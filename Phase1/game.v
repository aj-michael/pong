==> flow/design.v <==
module game(input clk,
				input [9:0] xpos,
				input [9:0] ypos,
				input rota,
				input rotb,
				output [2:0] red,
				output [2:0] green,
				output [1:0] blue);
	reg [8:0] paddlePosition;
	reg [2:0] quadAr, quadBr;
	always @(posedge clk) quadAr <= {quadAr[1:0], rota};
	always @(posedge clk) quadBr <= {quadBr[1:0], rotb};
	always @(posedge clk)
	if(quadAr[2] ^ quadAr[1] ^ quadBr[2] ^ quadBr[1])
	begin
		if(quadAr[2] ^ quadBr[1]) begin
			if(paddlePosition < 508)         
				paddlePosition <= paddlePosition + 9'd4;
		end
		else begin
			if(paddlePosition > 3)         
				paddlePosition <= paddlePosition - 9'd4;
		end
	end
	reg [9:0] ballX;
	reg [8:0] ballY;
	reg ballXdir, ballYdir;
	reg bounceX, bounceY;
	wire endOfFrame = (xpos == 0 && ypos == 480);
	always @(posedge clk) begin
		if (endOfFrame) begin  
			if (ballX == 0 && ballY == 0) begin  
				ballX <= 480;
				ballY <= 300;
			end
			else begin
				if (ballXdir ^ bounceX) 
					ballX <= ballX + 10'd2;
				else 
					ballX <= ballX - 10'd2;
				if (ballYdir ^ bounceY) 
					ballY <= ballY + 9'd2;
				else
					ballY <= ballY - 9'd2;
			end
		end	
	end		
	reg [5:0] missTimer;	
	wire visible = (xpos < 640 && ypos < 480);
	wire top = (visible && ypos <= 3);
	wire bottom = (visible && ypos >= 476);
	wire left = (visible && xpos <= 3);
	wire right = (visible && xpos >= 636);
	wire border = (visible && (left || right || top));
	wire paddle = (xpos >= paddlePosition+4 && xpos <= paddlePosition+124 && ypos >= 440 && ypos <= 447);
	wire ball = (xpos >= ballX && xpos <= ballX+7 && ypos >= ballY && ypos <= ballY+7);
	wire background = (visible && !(border || paddle || ball));
	wire checkerboard = (xpos[5] ^ ypos[5]);
	wire missed = visible && missTimer != 0;
	assign red   = { missed || border || paddle, paddle, paddle};
	assign green = { !missed && (border || paddle || ball), ball, ball};
	assign blue  = { !missed && (border || ball), background && checkerboard}; 
	always @(posedge clk) begin
		if (!endOfFrame) begin
			if (ball && (left || right))
				bounceX <= 1;
			if (ball && (top || bottom || (paddle && ballYdir)))
				bounceY <= 1;
			if (ball && bottom)
				missTimer <= 63;
		end
		else begin
			if (ballX == 0 && ballY == 0) begin  
				ballXdir <= 1;
				ballYdir <= 1;
				bounceX <= 0;
				bounceY <= 0;
			end 
			else begin
				if (bounceX)
					ballXdir <= ~ballXdir;
				if (bounceY)
					ballYdir <= ~ballYdir;			
				bounceX <= 0;
				bounceY <= 0;
				if (missTimer != 0)
					missTimer <= missTimer - 6'd1;
			end
		end
	end
endmodule
[Reports on game]
Tool output for the design above, in the order of the flow.
Line numbers count from 1 in the design file above.
Operators: Yosys type, input widths -> output width; for muxes data width and select width s.
Library cell names are shortened.
A cell with n/a has no value.
Inputs
  top module: game
  clock input: clk
  cell library: sky130hd
  corner: tt_025C_1v80

[After elaboration]
Counts by Yosys on the flattened word-level netlist (proc, flatten, opt, wreduce; memories kept). Register bits leave out memories and registers merged into their read ports (data or address). Print and check cells are left out.
Bit counts
  word-level cells: 107
  flip-flop bits (word level): 44
  input port bits: 23
  output and inout port bits: 8
Cells by class
  muxes and demuxes: 11
  equality and inequality tests: 4
  order comparisons: 16
  bitwise gates (word level): 9
  add/sub/neg operators: 11
  reductions and logical operators: 46
Operators with widths (count)
  $mux 9: 4
  $mux 6: 4
  $logic_and 1x1->1: 23
  $ge 10x10->1: 2
  $le 10x10->1: 2
  $le 10x2->1 const B: 2
  $ge 10x9->1 const B: 2
  $logic_not 10->1: 2
  $add 9x3->10 const B: 2
  $le 10x11->1: 1
  $add 10x3->11 const B: 1
  $ge 10x10->1 const B: 1
  $lt 10x10->1 const B: 1
  $add 10x2->10 const B: 1
  $sub 10x2->10 const B: 1
  $ge 10x9->1: 1
  $le 10x9->1 const B: 1
  $lt 10x9->1 const B: 1
  $eq 10x9->1 const B: 1
  $add 9x7->10 const B: 1
  $mux 10: 1
  $logic_or 1x1->1: 9
  $add 9x2->9 const B: 1
  $sub 9x2->9 const B: 1
  $gt 9x2->1 const B: 1
  $add 9x3->9 const B: 1
  $sub 9x3->9 const B: 1
  $lt 9x9->1 const B: 1
Not listed: further kinds 12, cells in them 27.

[Logic depth]
Depth = most cells in a row (Yosys ltp): at word level without a register or memory, in the mapped netlist without a sequential cell, where the memories' decode and read muxes count.
Depth
  depth in word-level cells: 11
  ABC_AREA: 0
  gate-level depth with buffers: 14
  depth with buffers taken out: 13

[After synthesis]
Yosys stat after the flow's synthesis: flattened, memories mapped to cells. It holds for the ABC_AREA given above (unset counts as 0); a run with the other value may have another netlist.
Cells by type
  edfxtp_1: count 32, total area 960.922 um^2
  ha_1: count 72, total area 900.864 um^2
  xnor2_1: count 28, total area 245.235 um^2
  inv_1: count 43, total area 161.405 um^2
  dfxtp_1: count 8, total area 160.154 um^2
  xor2_1: count 15, total area 131.376 um^2
  nand2_1: count 32, total area 120.115 um^2
  a21oi_1: count 21, total area 105.101 um^2
  o21ai_0: count 20, total area 100.096 um^2
  nor3_1: count 19, total area 95.091 um^2
  nor2_1: count 19, total area 71.318 um^2
  a21o_1: count 9, total area 67.565 um^2
  nand4_1: count 10, total area 62.56 um^2
  fa_1: count 3, total area 60.058 um^2
  nand3_1: count 12, total area 60.058 um^2
  a21boi_0: count 6, total area 45.043 um^2
  buf_4: count 5, total area 37.536 um^2
  nor2b_1: count 6, total area 37.536 um^2
Not listed: further types 39, cells in them 76.
Mapped netlist
  flip-flop cells: 40
  cell area after synthesis: 3995.1 um^2
  sequential part of the area: 1121.1 um^2
  cells in the netlist: 436

[Timing after synthesis]
OpenSTA on the mapped netlist: ideal clock, no wires. The path of least setup slack (recovery checks aside). Input and output delay are each 20% of the period. Register names are those of the netlist, which keeps one name where synthesis merged equal registers.
Timing post-synthesis
  path kind: register to output
  from: register ballX[1]
  to: output blue[1]
  setup slack: -0.079 ns
  external output delay: 0.732 ns
  launch time at the first pin: 0.000 ns
  path delay: 3.007 ns
  driving pins on the path: 14
  arrival: 3.007 ns
  clock period: 3.66 ns
  path buffers: 1
  period reached after synthesis: 3.739 ns
"path delay" is the arrival time less input delay plus setup time.
A path that ends at an output port has no setup time.
"driving pins on the path": output pins that drive a net of the path, with the launching flip-flop's if there is one; two outputs of one cell count as two.
"period reached after synthesis" is the clock period less the worst setup slack; recovery checks do not enter. This is arithmetic on one report: input and output delays are still those of the set period (20% each).
Between the ends stands the longest chain of elaborated cells between them, by number of cells; it is not shown to be the way that was timed. Of several equally long chains one is given.
Each line given opens the expression or statement behind the cell; cells for indexed reads and writes are added by Yosys, which also makes memories of some case tables.
At most two assigning lines are given for a register; there are more.
On the way, post-synthesis
  cell sequence: edfxtp_1 -> inv_1 -> ha_1 -> nor3_1 -> nand3_1 -> xnor2_1 -> ha_1 -> nand4_1 -> o22ai_1 -> a2111oi_1 -> a21oi_1 -> or4_1 -> buf_2 -> a21oi_1
  length of the longest elaborated chain: 7
  elaborated cells between the ends (all ways): 8
  source lines of those cells: 2
  those cells by class: 1 x add/sub; 2 x compare; 5 x reduce/logical
RTL lines, path post-synthesis
  from (decl): line 25  | reg [9:0] ballX;
  from (assign): line 38  | ballX <= ballX + 10'd2;
  from (assign): line 40  | ballX <= ballX - 10'd2;
  $add 10x3->11: line 56  | wire ball = (xpos >= ballX && xpos <= ballX+7 && ypos >= ballY && ypos <= ballY+7);
  $le 10x11->1: line 56
  $logic_and 1x1->1 (3 in a row): line 56
  $logic_or 1x1->1: line 62  | assign blue = { !missed && (border || ball), background && checkerboard};
  $logic_and 1x1->1: line 62
  to (decl): line 8  | output [1:0] blue);

[Path in the finished layout]
From the final timing report of stored run 1: the path of least setup slack in the routed layout; clock arrival at registers is part of the times.
Timing after layout
  path kind: input to output
  from: input ypos[5]
  to: output green[2]
  external output delay: 1.14 ns
  arrival: 3.38 ns
  clock period: 5.72 ns
  external input delay: 1.14 ns
  launch time at the first pin: 1.14 ns
  driving pins on the path: 10
  path buffers: 3
  setup slack: 1.19 ns
Between the ends stands the longest chain of elaborated cells between them, by number of cells; it is not shown to be the way that was timed. Of several equally long chains one is given.
On the way, after layout
  cell sequence: clkdlybuf4s15_2 -> ha_1 -> nand4_1 -> nor2_1 -> a211oi_1 -> a32oi_1 -> or4_4 -> buf_6 -> a21oi_4 -> buf_6
  length of the longest elaborated chain: 9
  elaborated cells between the ends (all ways): 22
  those cells by class: 6 x compare; 16 x reduce/logical
RTL lines, path after layout
  from (decl): line 3  | input [9:0] ypos,
  $lt 10x9->1: line 49  | wire visible = (xpos < 640 && ypos < 480);
  $logic_and 1x1->1: line 49
  $logic_and 1x1->1: line 52  | wire left = (visible && xpos <= 3);
  $logic_or 1x1->1 (2 in a row): line 54  | wire border = (visible && (left || right || top));
  $logic_and 1x1->1: line 54
  $logic_or 1x1->1 (2 in a row): line 61  | assign green = { !missed && (border || paddle || ball), ball, ball};
  $logic_and 1x1->1: line 61
  to (decl): line 7  | output [2:0] green,

Measured data: module game, platform sky130hd, 2 stored runs of the flow under differing settings, order arbitrary. Input and output delays are each 20% of the period that was set; the output load is 0.01 pF.
"achieved clock period (ns)" = clock period - worst setup slack. The figure is calculated, with input and output delays left at 20% of the set period.
"worst setup path time (ns)" is the time allowed to the run's worst setup path (the clock period less input and output delay, where it has them) less its slack. Clock arrival times count: a late capture clock shortens it, a late launch clock lengthens it.
"finish__power__total": no workload was simulated; the value follows from the tool's default switching activity.

settings of stored run 1
{
  "period_ns": 5.72,
  "CORE_UTILIZATION": 27,
  "SETUP_SLACK_MARGIN": 1.66,
  "CELL_PAD_IN_SITES_DETAIL_PLACEMENT": 1,
  "TNS_END_PERCENT": 95,
  "ABC_AREA": 0,
  "CTS_CLUSTER_SIZE": 32,
  "SLEW_MARGIN": 25,
  "CAP_MARGIN": 20,
  "CORE_MARGIN": 2
}
report of stored run 1
yosys chip area after synthesis (um^2): 3995.1
finish__design__die__area: 15785.4
finish__design__instance__area__stdcell: 5376.4
finish__design__instance__utilization: 0.3713
finish__timing__setup__ws: 1.193
finish__timing__setup__tns: 0.000
finish__timing__hold__ws: 0.327
finish__power__total: 1.273e-03
achieved clock period (ns): 4.527
worst setup path time (ns): 2.24
worst setup path kind: input to output

settings of stored run 2
{
  "period_ns": 3.33,
  "CORE_UTILIZATION": 25,
  "PLACE_DENSITY": 0.91,
  "CELL_PAD_IN_SITES_DETAIL_PLACEMENT": 1,
  "ABC_AREA": 0,
  "GPL_TIMING_DRIVEN": 1,
  "CTS_CLUSTER_DIAMETER": 351,
  "SLEW_MARGIN": 40,
  "MIN_ROUTING_LAYER": "met1",
  "MAX_ROUTING_LAYER": "met5",
  "CAP_MARGIN": 20,
  "CORE_MARGIN": 2
}
report of stored run 2
yosys chip area after synthesis (um^2): 3995.1
finish__design__die__area: 17008.1
finish__design__instance__area__stdcell: 5826.8
finish__design__instance__utilization: 0.3695
finish__timing__setup__ws: -0.798
finish__timing__setup__tns: -6.870
finish__timing__hold__ws: 0.325
finish__power__total: 2.316e-03
achieved clock period (ns): 4.128
worst setup path time (ns): 3.46
worst setup path kind: register to output
